==> flow/design.v <==
module fsm(
input wire sys_clk,
input wire sys_rst_n,
input wire out_flag,
output reg start,
output wire [7:0]spi_width,
output wire [1:0]spi_cmd,
output reg [7:0]index
);
reg [7:0]state; 
parameter IDIE = 8'd0,
				s0 = 8'd1,
				s1 = 8'd2,
				cnt_1s_max = 23'd999_999; 
reg [22:0]cnt_1s;
assign spi_width = 7'd8;
assign spi_cmd = 2'd0;
always @(posedge sys_clk or negedge sys_rst_n)
			if(sys_rst_n == 1'b0)
				cnt_1s <= 23'd0;
			else if(cnt_1s == cnt_1s_max)
				cnt_1s <= 23'd0;
			else if(state == IDIE)
				cnt_1s <= cnt_1s + 23'd1;
			else	
				cnt_1s <= 23'd0;
always @(posedge sys_clk or negedge sys_rst_n)
			if(sys_rst_n == 1'b0)
				state <= IDIE;
			else 
				case(state)
					IDIE :
						if(cnt_1s == cnt_1s_max)
							state <= s0;
						else
							state <= state;
					s0 :
						if(index < 8'd1 && out_flag == 1'b1)
							state <= s1;
						else if(index == 8'd1 && out_flag == 1'b1)
							state <= IDIE;
						else	
							state <= state;
					s1 :
						if(index <= 8'd1)
							state <= s0;
						else
							state <= state;
					default : state <= state;
				endcase
always @(posedge sys_clk or negedge sys_rst_n)
			if(sys_rst_n == 1'b0)
				index <= 8'd0;
			else if(index == 8'd1 && out_flag == 1'b1)
				index <= 8'd0;
			else if(out_flag == 1'b1)
				index <= index + 8'd1;
			else
				index <= index;
always @(posedge sys_clk or negedge sys_rst_n)
			if(sys_rst_n == 1'b0)
				start <= 1'b0;
			else if(cnt_1s == cnt_1s_max || (state == s1 && index <= 8'd1))
				start <= 1'b1;
			else
				start <= 1'b0;
endmodule
# == From RTL to reports: fsm ==
# The steps from the RTL of fsm to its reports follow in flow order.
# Lines are those of the file above, counted from 1.
# Operators: Yosys type, input widths -> output width; for muxes data width and select width s.
# Library cell names are shortened.
# Not given: n/a
# setup
design,fsm
clk_port,sys_clk
lib,sky130hd
lib_corner,tt_025C_1v80

# == After elaboration ==
# Yosys after proc, flatten, opt, wreduce and memory -nomap, before mapping. Memory bits, and registers merged into a memory's read port (data or address), are not among the register bits. Print and check cells are not counted. Equal cells are merged and count once.
# bits
ff_bits,40
out_inout_bits,19
inputBits,3
# op_classes
addsub,2
muxes,10
eq_ne,7
reduce_logical,8
n_cmp,2
# ops
cell,count
$mux 8,6
$mux 23,2
$pmux 8 s3,1
$add 23x1->23 const B,1
$eq 23x20->1 const B,1
$eq 8x1->1 const B,2
$add 8x1->8 const B,1
$le 8x1->1 const B,1
$lt 8x1->1 const B,1
$eq 8x2->1 const B,1
$logic_not 8->1,1
$ne 2x2->1 const B,2
$reduce_and 4->1,1
$logic_and 1x1->1,3
$ne 3x3->1 const B,1
$reduce_bool 3->1,1
$reduce_bool 2->1,1
$logic_or 1x1->1,1
$mux 1,1

# == Depth ==
# Depth = most cells in a row (Yosys ltp): at word level without a register or memory, in the mapped netlist without a sequential cell, where the memories' decode and read muxes count.
# logic_depth
depth_word,5
abc_area,0
depth_mapped,6

# == Mapped cells and area ==
# The flow's flattened synthesis, as Yosys stat reports it; memories are mapped. The netlist is that of the ABC_AREA named above (0 if unset); the other value can give another one.
# mapped
synth_area_um2,1900.6
stdcells,190
ff_cells,35
# by_type
type,count
dfrtp_1,34
nand4_1,13
buf_4,10
xor2_1,8
xnor2_1,7
nand2_1,16
nor2_1,15
a21oi_1,11
ha_1,4
buf_6,4
or3_1,7
o21ai_0,8
and3_1,6
or4_1,5
and4_1,4
nand3_4,2
o31ai_1,4
o41ai_4,1
# Other cell types: 18; their cells: 31.

# == Path before layout ==
# Path of least setup slack by OpenSTA after synthesis, without wires, with an ideal clock, recovery checks aside; 20% of the period is set as input and as output delay. Where synthesis merged equal registers, the netlist keeps one of their names.
# synth_path
path_kind,register to register
start,register cnt_1s[21]
end,register cnt_1s[1]
delay_ns,1.691
period_ns,1.86
launch_ns,0.000
required_time_ns,1.740
n_path_buf,0
t_arrival_ns,1.571
path_slack_ns,0.170
driving_pins,4
period_less_setup_slack_ns,1.69
# "delay_ns" = arrival - input delay + setup time.
# "driving_pins": output pins that drive a net of the path, with the launching flip-flop's if there is one; two outputs of one cell count as two.
# "period_less_setup_slack_ns" is the clock period less the worst setup slack; recovery checks do not enter. This is arithmetic on one report: input and output delays are still those of the set period (20% each).
# Between the ends stands the longest chain of elaborated cells between them, by number of cells; it is not shown to be the way that was timed. Of several equally long chains one is given.
# Each line given opens the expression or statement behind the cell; cells for indexed reads and writes are added by Yosys, which also makes memories of some case tables.
# At most two assigning lines are given for a register; there are more.
# synth_between
cell_sequence,dfrtp_1 -> or4_1 -> or4_4 -> and3_1
elab_chain_cells,2
# synth_lines
item,line,text
"start, declared",15,reg [22:0]cnt_1s;
"start, assigned",20,cnt_1s <= 23'd0;
"start, assigned",24,cnt_1s <= cnt_1s + 23'd1;
$eq 23x20->1,21,else if(cnt_1s == cnt_1s_max)
$mux 23,21,
"end, assigned",20,
"end, assigned",24,
"end, declared",15,

# == Timing after layout ==
# From the final timing report of stored run 1: the path of least setup slack in the routed layout; clock arrival at registers is part of the times.
# layout_path
path_kind,register to register
start,register cnt_1s[0]
end,register cnt_1s[20]
n_path_buf,0
driving_pins,6
t_arrival_ns,2.09
launch_ns,0.28
required_time_ns,2.61
period_ns,2.39
path_slack_ns,0.52
# Between the ends stands the longest chain of elaborated cells between them, by number of cells; it is not shown to be the way that was timed. Of several equally long chains one is given.
# At most two assigning lines are given for a register; there are more.
# layout_between
cell_sequence,dfrtp_1 -> ha_1 -> and4_1 -> nand4_1 -> or3_1 -> a21oi_1
elab_chain_cells,3
# layout_lines
item,line,text
"start, declared",15,reg [22:0]cnt_1s;
"start, assigned",20,cnt_1s <= 23'd0;
"start, assigned",24,cnt_1s <= cnt_1s + 23'd1;
$add 23x1->23,24,
$mux 23,23,else if(state == IDIE)
$mux 23,21,else if(cnt_1s == cnt_1s_max)
"end, assigned",20,
"end, assigned",24,
"end, declared",15,

# fsm through Yosys and OpenROAD on sky130hd: 2 stored runs, unordered, with their settings and measured results. The constraints put input and output delay at 20% of the set period each and load the outputs with 0.01 pF.
# "period_less_ws_ns": clock period set for the run, less the worst setup slack. It is reckoned from that one timing run; input and output delays stay at 20% of the period that was set.
# By "worst_path_allowed_less_slack_ns" is meant the share of the clock period that the worst setup path is allowed (20% is reserved at inputs, 20% at outputs), minus its slack. Clock arrival times at its registers enter into it.
# "power.total_w": no workload was simulated; the value follows from the tool's default switching activity.
# Settings: . = not set for that run.
run,period_ns,CORE_UTILIZATION,SETUP_SLACK_MARGIN,CORE_MARGIN,GPL_TIMING_DRIVEN,GPL_ROUTABILITY_DRIVEN,CTS_CLUSTER_SIZE,MAX_ROUTING_LAYER,CAP_MARGIN,SLEW_MARGIN,final_cell_area_um2,ys_area_um2,total_negative_slack_ns,post_route_util_pct,worst_path_allowed_less_slack_ns,worst_path_kind,power.total_w,design.die.area_um2,period_less_ws_ns,worstSetupSlack_ns
stored run 1,2.39,21,-0.19,5,1,1,95,met5,20,20,2174.6,1900.6,0.000,24.8,1.87,register to register,0.001474,11053.4,1.872,0.518
stored run 2,1.54,40,.,2,.,.,.,.,20,20,2577.5,1900.6,-3.034,55.3,1.68,register to register,0.002282,5318.8,1.683,-0.143
