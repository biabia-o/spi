==> flow/design.v <==
module SPI_MO(
input wire sys_clk,
input wire sys_rst_n,
input wire [7:0]spi_width,
input wire [1:0]spi_cmd,
input wire start,
input wire [7:0]data,
output wire SPI_clk,
output reg CS,
output reg MOSI,
output reg out_flag
);
wire sys_clk_fan;
assign sys_clk_fan = ~sys_clk;
reg [7:0]cnt_8;
reg en;
reg [7:0]state;
parameter IDIE = 8'd0,
				s1 = 8'd1,
				s2 = 8'd2,
				s3 = 8'd3,
				s4 = 8'd4,
				s5 = 8'd5;
always @(posedge sys_clk or negedge sys_rst_n)
				if(sys_rst_n == 1'b0)
					state <= IDIE;
				else 
					case(state)
					IDIE :
						if(start == 1'b1)	
							state <= s1;
						else
							state <= state;
					s1 :
						state <= s2;
					s2 :
						if(cnt_8 == spi_width)
							state <= s3;
						else
							state <= state;
					s3 :
						state <= s4;
					s4 :
						state <= s5;
					s5 :
						state <= IDIE;
					default : state <= IDIE;
					endcase
always @(posedge sys_clk or negedge sys_rst_n)
				if(sys_rst_n == 1'b0)				
					cnt_8 <= 8'd0;
				else if(cnt_8 == spi_width )
					cnt_8 <= 8'd0;
				else if(state == s2)
					cnt_8 <= cnt_8 + 8'd1;
				else
					cnt_8 <= 8'd0;
always @(posedge sys_clk or negedge sys_rst_n)
				if(sys_rst_n == 1'b0)
					en <= 1'b0;
				else if((cnt_8 >= 8'd0 && cnt_8 <= spi_width) && state == s2)
					en <= 1'b1;
				else
					en <= 1'b0;
assign SPI_clk = (cnt_8 >= 8'd1 && cnt_8 <= 8'd8)?(sys_clk_fan):(1'b0);
always @(posedge sys_clk or negedge sys_rst_n)
				if(sys_rst_n == 1'b0)
					CS <= 1'b1;
				else if(state == s1)
					CS <= 1'b0;
				else if(state == s4)
					CS <= 1'b1;
				else
					CS <= CS;
always @(posedge sys_clk or negedge sys_rst_n)
				if(sys_rst_n == 1'b0)
					MOSI <= 1'b0;
				else if(CS == 1'b0)
					case(cnt_8)
						8'd0 : MOSI <= data[7];
						8'd1 : MOSI <= data[6];
						8'd2 : MOSI <= data[5];
						8'd3 : MOSI <= data[4];
						8'd4 : MOSI <= data[3];
						8'd5 : MOSI <= data[2];
						8'd6 : MOSI <= data[1];
						8'd7 : MOSI <= data[0];
						default : MOSI <= 1'b0;
					endcase
always @(posedge sys_clk or negedge sys_rst_n)
				if(sys_rst_n == 1'b0)
					out_flag <= 1'b0;
				else if(state == s5)
					out_flag <= 1'b1;
				else
					out_flag <= 1'b0;
endmodule
**Reports on SPI_MO**

The steps from the RTL of SPI_MO to its reports follow in flow order.
Line numbers count from 1 in the design file above.
Operators: Yosys type, input widths -> output width; for muxes data width and select width s.
Library cell names are shortened.
The mark - stands for no value.

- Top: SPI_MO
- Clock: sys_clk
- Cell library: sky130hd
- Library corner: tt_025C_1v80

**Elaborated design**

Source: Yosys, flattened and elaborated, memories not mapped. Widths are those after wreduce. Registers that Yosys merges into a memory's read port (data or address) are not register bits. Print and check cells do not count. Equal cells are merged and count once.

- Word-level cells: 39
- Bits of input ports: 21
- Register bits: 19

- $lt $le $gt $ge: 2
- Add/subtract/negate cells: 1
- Bitwise operators: 1
- Mux-type cells: 10
- Reduce/logical cells: 5
- Equal/unequal tests: 15

Operator list:

| kind | number |
|---|---|
| $eq 8x3->1 const B | 6 |
| $pmux 8 s5 | 1 |
| $eq 8x2->1 const B | 4 |
| $mux 8 | 4 |
| $eq 8x1->1 const B | 2 |
| $logic_not 8->1 | 2 |
| $add 8x1->8 const B | 1 |
| $ge 8x1->1 const B | 1 |
| $le 8x4->1 const B | 1 |
| $eq 8x8->1 | 1 |
| $pmux 1 s8 | 1 |
| $ne 2x2->1 const B | 2 |
| $mux 1 | 4 |
| $reduce_and 2->1 | 1 |
| $reduce_bool 2->1 | 1 |
| $logic_and 1x1->1 | 1 |
| $not 1->1 | 1 |

**Depth**

Yosys ltp: most cells in a row. Word level: on the elaborated netlist, between registers, memories and ports. Mapped: between sequential cells and ports; inverters and the memories' decode and read muxes count.

- Depth in word-level cells: 3
- ABC_AREA: 1
- Depth in mapped cells: 10

**Netlist**

Source: synth_stat.txt of the flow (Yosys; design flattened, memories mapped). It holds for the ABC_AREA given above (unset counts as 0); a run with the other value may have another netlist.
Totals and module areas in this step are rounded.

Cells by type:

| cell | number | area in all (um^2) |
|---|---|---|
| dfrtp_1 | 15 | 375.36 |
| nor2_1 | 27 | 101.347 |
| xor2_1 | 10 | 87.584 |
| nand2_1 | 21 | 78.826 |
| inv_1 | 16 | 60.058 |
| nand3_1 | 11 | 55.053 |
| dfstp_2 | 2 | 52.55 |
| ha_1 | 4 | 50.048 |
| buf_6 | 2 | 22.522 |
| nand2_2 | 3 | 18.768 |
| nand3_4 | 1 | 17.517 |
| nand4_2 | 1 | 12.512 |
| inv_2 | 3 | 11.261 |
| nor3_1 | 2 | 10.01 |
| o21ai_0 | 2 | 10.01 |
| xnor2_1 | 1 | 8.758 |
| o21bai_1 | 1 | 7.507 |
| nand4_1 | 1 | 6.256 |

Not listed: further types 3, cells in them 3.

- Sequential area: 428 um^2
- Buffers: 2
- Mapped cells: 126
- Mapped area: 1000 um^2
- Flip-flops: 17

Hand-over note for SPI_MO

Stored flow runs of SPI_MO (2 of them; Yosys, OpenROAD, sky130hd). They differ in their settings and are not a sequence. Constraints: input delay and output delay 20% of the set period each, output load 0.01 pF.
Results are given in rounded form.

### Record 1

Settings: `period_ns=2.81`, `CORE_UTILIZATION=48`, `SETUP_SLACK_MARGIN=0.66`, `PLACE_DENSITY_LB_ADDON=0.29`, `HOLD_SLACK_MARGIN=0.27`, `CORE_MARGIN=4`, `CELL_PAD_IN_SITES_DETAIL_PLACEMENT=1`, `TNS_END_PERCENT=5`, `ABC_AREA=1`, `GPL_ROUTABILITY_DRIVEN=0`, `SLEW_MARGIN=5`, `MIN_ROUTING_LAYER=met1`, `MAX_ROUTING_LAYER=met4`, `CAP_MARGIN=20`

- Yosys chip area after synthesis: 1000 um^2
- Die size: 2890 um^2
- Standard-cell area after layout: 1300 um^2
- Worst setup slack after layout: 0.259 ns
- Sum of negative setup slack: 0.000 ns
- Worst hold slack in the final report: 0.369 ns

### Record 2

Settings: `period_ns=2.76`, `CORE_UTILIZATION=24`, `PLACE_DENSITY_LB_ADDON=0.11`, `CORE_ASPECT_RATIO=0.67`, `TNS_END_PERCENT=45`, `ABC_AREA=0`, `GPL_ROUTABILITY_DRIVEN=1`, `CTS_CLUSTER_DIAMETER=242`, `CAP_MARGIN=30`, `SLEW_MARGIN=0`, `MIN_ROUTING_LAYER=met1`, `CORE_MARGIN=2`

- Yosys chip area after synthesis: 891 um^2
- Die size: 4230 um^2
- Standard-cell area after layout: 1260 um^2
- Worst setup slack after layout: 0.088 ns
- Sum of negative setup slack: 0.000 ns
- Worst hold slack in the final report: 0.354 ns

End of note.
